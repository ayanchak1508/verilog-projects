==> flow/design.v <==
`timescale 1ns / 1ps
module uart_rx(input clk,
	input data_line,
	output flag,
	output [7:0]data_byte
    );
parameter CLKS_PER_BIT = 3'b111;
parameter S_IDLE = 3'b000;
parameter S_START = 3'b001;
parameter S_DATA = 3'b010;
parameter S_PARITY = 3'b011;
parameter S_STOP = 3'b100;
parameter S_CLEANUP = 3'b101;
reg [2:0]current_state = 3'b000;
reg current_data;
reg current_data_temp;
reg [3:0]clk_counter = 4'b0000;
reg [2:0]bit_index = 3'b000;
reg [7:0]data = 8'b00000000;
reg parity_bit = 1'b0;
reg parity_flag = 1'b0;
always@(posedge clk)
begin
	current_data_temp <= data_line;
	current_data <= current_data_temp;
end
always@(posedge clk)
begin
	case(current_state)
		S_IDLE:
			begin
				if(current_data == 0)
				begin
					current_state <= S_START;
					clk_counter <= 0;
					bit_index <= 0;
					parity_bit <= 0;
					parity_flag <= 0;
				end
				else
					current_state <= S_IDLE;
			end
		S_START:
			begin
				if (clk_counter == (CLKS_PER_BIT>>1))
				begin
					if (current_data == 0)
					begin
						current_state <= S_DATA;
						clk_counter <= 0;
					end
					else
						current_state <= S_IDLE;
				end
				else
				begin
					clk_counter <= clk_counter + 1;
					current_state <= S_START;
				end
			end
		S_DATA:
			begin
				if (clk_counter == CLKS_PER_BIT)
				begin
					clk_counter <= 0;
					data[bit_index] <= current_data;
					if (bit_index == 7)
					begin
						current_state <= S_PARITY;
						bit_index <= 0;
					end
					else
					begin
						parity_bit <= parity_bit^current_data;
						bit_index <= bit_index + 1;
						current_state <= S_DATA;
					end
				end
				else
				begin
					clk_counter <= clk_counter + 1;
					current_state <= S_DATA;
				end
			end
		S_PARITY:
			begin
				if (clk_counter == CLKS_PER_BIT)
				begin
					clk_counter <= 0;
					current_state <= S_STOP;
					if(parity_bit^current_data == 1'b1)
						parity_flag <= 1'b1;
					else
						parity_flag <= 1'b0;
				end
				else
				begin
					clk_counter <= clk_counter + 1;
					current_state <= S_PARITY;
				end
			end
		S_STOP:
			begin
				if (clk_counter == CLKS_PER_BIT)
				begin
					clk_counter <= 0;
					current_state <= S_CLEANUP;
				end
				else
				begin
					clk_counter <= clk_counter + 1;
					current_state <= S_STOP;
				end
			end
		S_CLEANUP:
			begin
				if (clk_counter == (CLKS_PER_BIT>>1))
				begin
					clk_counter <= 0;
					current_state <= S_IDLE;
					data <= 8'b00000000;
					parity_bit <= 0;
					parity_flag <= 0;
				end
				else
				begin
					clk_counter <= clk_counter + 1;
					current_state <= S_CLEANUP;
				end
			end
		default:
			begin
				current_state <= S_IDLE;
			end
	endcase
end
assign data_byte = data;
assign flag = parity_flag;
endmodule
## Tool chain data of uart_rx

Tool output for the design above, in the order of the flow.
Lines are those of the file above, counted from 1.
Library cell names are shortened.
Not given: n/a

| set-up | value |
|---|---|
| design top | uart_rx |
| clock | clk |
| cell library | sky130hd |
| library corner | tt_025C_1v80 |

## Word-level counts

Counts by Yosys on the flattened word-level netlist (proc, flatten, opt, wreduce; memories kept). Register bits leave out memories and registers merged into their read ports (data or address). Print and check cells are left out. Cells with the same type and inputs are merged into one.

| operators by class | value |
|---|---|
| add/sub/neg operators | 3 |
| eq/ne operators | 13 |
| shifts and indexed selects | 2 |
| multiplexer cells | 29 |
| bitwise logic cells | 4 |
| reduce/logical cells | 11 |

Operators by type and width:

| cell | number |
|---|---|
| parallel mux 3 bit (select 6 bit) | 1 |
| parallel mux 8 bit (select 2 bit) | 1 |
| parallel mux 4 bit (select 4 bit) | 1 |
| 2-to-1 mux 8 bit | 2 |
| 2-to-1 mux 4 bit | 4 |
| 2-to-1 mux 3 bit | 5 |
| inequality test 2 bit with constant B | 5 |
| 2-to-1 mux 1 bit | 10 |
| == test 3 bit with constant B | 3 |
| variable shift 1 x 4 -> 8 bit | 1 |
| variable shift 1 x 4 -> 8 bit with constant A | 1 |
| AND 8 bit | 1 |
| OR 8 bit | 1 |
| NOT 8 bit | 1 |
| == test 3 x 2 -> 1 bit with constant B | 2 |
| AND reduction 3 bit | 2 |
| nonzero test 3 bit | 2 |
| nonzero test 6 bit | 1 |
| parallel mux 3 bit (select 2 bit) | 1 |
| parallel mux 1 bit (select 3 bit) | 2 |
| AND reduction 5 bit | 1 |
| nonzero test 2 bit | 2 |
| negator 3 -> 4 bit | 1 |
| adder 4 x 1 -> 4 bit with constant B | 1 |
| == test 4 x 2 -> 1 bit with constant B | 1 |
| == test 4 x 3 -> 1 bit with constant B | 1 |
| AND reduction 4 bit | 1 |
| 2-to-1 mux 2 bit | 2 |

Other operator kinds: 5; their cells: 5.

| word-level totals | value |
|---|---|
| register bits | 22 |
| input port bits | 2 |
| output and inout bits | 9 |
| word-level cells | 70 |

## Depth

Longest topological path by Yosys (ltp), each cell counted once; first at word level (registers and memories cut), then after technology mapping (sequential cells cut; the memories' decode and read muxes count).

| depth | value |
|---|---|
| word-level depth | 7 |
| ABC_AREA | 0 |
| depth in mapped cells | 6 |
| depth with buffers taken out | 6 |

## Mapped cells and area

Yosys stat after the flow's synthesis: flattened, memories mapped to cells. It holds for the ABC_AREA given above (unset counts as 0); a run with the other value may have another netlist.

| mapped netlist | value |
|---|---|
| cells in the netlist | 134 |
| synthesis area | 0.0013175 mm2 |
| sequential area | 0.0006106 mm2 |
| flip-flops | 22 |
| buffers | 5 |

Cells by type:

| cell type | number | total area (um2) |
|---|---|---|
| edfxtp_1 | 17 | 510.49 |
| dfxtp_1 | 5 | 100.096 |
| ha_1 | 6 | 75.072 |
| nand2_1 | 15 | 56.304 |
| nor2_1 | 12 | 45.043 |
| o21ai_0 | 9 | 45.043 |
| nor3_1 | 7 | 35.034 |
| a21oi_1 | 6 | 30.029 |
| a22oi_1 | 4 | 30.029 |
| nand3b_1 | 3 | 22.522 |
| nor3b_1 | 3 | 22.522 |
| o211ai_1 | 3 | 22.522 |
| buf_2 | 4 | 20.019 |
| mux2i_1 | 2 | 20.019 |
| nand3_1 | 4 | 20.019 |
| a31oi_1 | 3 | 18.768 |
| and2_1 | 3 | 18.768 |
| inv_1 | 5 | 18.768 |

Other cell types: 20; their cells: 23.

## Worst setup path after synthesis

OpenSTA on the mapped netlist: ideal clock, no wires. The path of least setup slack (recovery checks aside). Input and output delay are each 20% of the period. Register names are those of the netlist, which keeps one name where synthesis merged equal registers.

| timing path post-synthesis | value |
|---|---|
| path type | register to register |
| from | reg clk_counter[0] |
| to | reg data[0] |
| period | 1,980 ps |
| library setup time | 384 ps |
| launch time at the first pin | 0 ps |
| data arrival time | 1,419 ps |
| required time | 1,596 ps |
| setup slack | 177 ps |
| delay of the path | 1,803 ps |
| stages on the path | 4 |
| path buffers | 0 |
| period reached after synthesis | 1,803 ps |

"delay of the path" = arrival - input delay + setup time.
"stages on the path" counts driving pins, that of a launching flip-flop among them; a cell with two outputs on the path counts twice.
"period reached after synthesis" = period - worst setup slack (recovery checks aside). The figure is calculated, with input and output delays left at 20% of the set period.
The rows between start and end are the longest chain of elaborated cells between them; the timing report does not say that the signal goes this way. Where chains are equally long, one stands for them.
Each line given opens the expression or statement behind the cell; cells for indexed reads and writes are added by Yosys, which also makes memories of some case tables.
A register here has more assigning lines than the two given.
Only ways into the end's enable, where the timed path ends, are counted here.

| on the way, post-synthesis | value |
|---|---|
| cells stage by stage | edfxtp_1 ha_1 nand3b_1 o21ai_0 |
| length of the longest elaborated chain | 3 |
| elaborated cells between the ends (all ways) | 5 |
| those cells by class | 4 x eq/ne; 1 x reduce/logical |

RTL lines, path post-synthesis:

| what | line | source |
|---|---|---|
| from (decl) | 17 | `reg [3:0]clk_counter = 4'b0000;` |
| from (assign) | 57 | `clk_counter <= clk_counter + 1;` |
| from (assign) | 81 | `clk_counter <= clk_counter + 1;` |
| == test 4 x 2 -> 1 bit | 117 | `if (clk_counter == (CLKS_PER_BIT>>1))` |
| inequality test 2 bit | n/a |  |
| AND reduction 3 bit | n/a |  |
| to (assign) | 66 | `data[bit_index] <= current_data;` |
| to (assign) | 121 | `data <= 8'b00000000;` |
| to (decl) | 19 | `reg [7:0]data = 8'b00000000;` |

## Path in the finished layout

Path of least setup slack in the final report of entry A (OpenROAD, finished layout, wires in). Where an end is a register, its clock arrival counts in the times.
The path's times are printed in steps of 10 ps; the period is the one set.

| timing path after layout | value |
|---|---|
| path type | register to register |
| from | reg bit_index[0] |
| to | reg parity_bit |
| period | 2,600 ps |
| library setup time | 260 ps |
| launch time at the first pin | 320 ps |
| data arrival time | 1,860 ps |
| required time | 2,660 ps |
| setup slack | 810 ps |
| stages on the path | 7 |
| path buffers | 1 |

The rows between start and end are the longest chain of elaborated cells between them; the timing report does not say that the signal goes this way. Where chains are equally long, one stands for them.
A register here has more assigning lines than the two given.
Only ways into the end's enable, where the timed path ends, are counted here.

| on the way, after layout | value |
|---|---|
| cells stage by stage | edfxtp_1 buf_4 ha_1 ha_1 nor3b_1 o21ai_0 nand2_1 |
| length of the longest elaborated chain | 3 |
| elaborated cells between the ends (all ways) | 3 |
| source lines of those cells | 1 |
| those cells by class | 2 x eq/ne; 1 x reduce/logical |

RTL lines, path after layout:

| what | line | source |
|---|---|---|
| from (decl) | 18 | `reg [2:0]bit_index = 3'b000;` |
| from (assign) | 36 | `bit_index <= 0;` |
| from (assign) | 75 | `bit_index <= bit_index + 1;` |
| == test 3 bit | 67 | `if (bit_index == 7)` |
| inequality test 2 bit | n/a |  |
| AND reduction 5 bit | n/a |  |
| to (assign) | 37 | `parity_bit <= 0;` |
| to (assign) | 74 | `parity_bit <= parity_bit^current_data;` |
| to (decl) | 20 | `reg parity_bit = 1'b0;` |

Add stored flow runs of uart_rx

Top module uart_rx; platform sky130hd; tools Yosys and OpenROAD; 2 stored runs in no particular order. Input and output delays are each 20% of the period that was set; the output load is 0.01 pF.
"period reached" = clock period - worst setup slack. The figure is calculated, with input and output delays left at 20% of the set period.
"time of the worst setup path" is the time allowed to the run's worst setup path (the clock period less input and output delay, where it has them) less its slack. Clock arrival times count: a late capture clock shortens it, a late launch clock lengthens it.
"power" rests on the timing tool's default activity at the inputs, not on a simulated workload.
"time of the worst setup path" is known to 10 ps.
A setting shown as n/a is not set for that run.

| stored run | period_ns | CORE_UTILIZATION | SETUP_SLACK_MARGIN | PLACE_DENSITY_LB_ADDON | CELL_PAD_IN_SITES_DETAIL_PLACEMENT | GPL_ROUTABILITY_DRIVEN | MIN_ROUTING_LAYER | MAX_ROUTING_LAYER | CAP_MARGIN | CORE_MARGIN | SLEW_MARGIN | chip area in the Yosys report (mm2) | worst setup slack after layout (ps) | standard-cell area of the final layout (mm2) | post-route utilization (%) | period reached (ps) | worst hold slack in the final report (ps) | power (W) | time of the worst setup path (ps) | worst setup path kind | overall die area (mm2) | summed negative setup slack (ps) |
|---|---|---|---|---|---|---|---|---|---|---|---|---|---|---|---|---|---|---|---|---|---|---|
| entry A | 2.6 | 56 | 0.74 | 0.03 | 0 | 1 | met2 | met4 | 20 | 2 | 20 | 0.0013175 | 805 | 0.001574 | 71.2 | 1,795 | 355 | 0.001387 | 1,790 | register to register | 0.0027568 | 0 |
| entry B | 2.19 | 40 | n/a | n/a | n/a | n/a | n/a | n/a | 20 | 2 | 20 | 0.0013175 | 310 | 0.0014902 | 48.0 | 1,880 | 344 | 0.001412 | 1,880 | register to register | 0.0037687 | 0 |
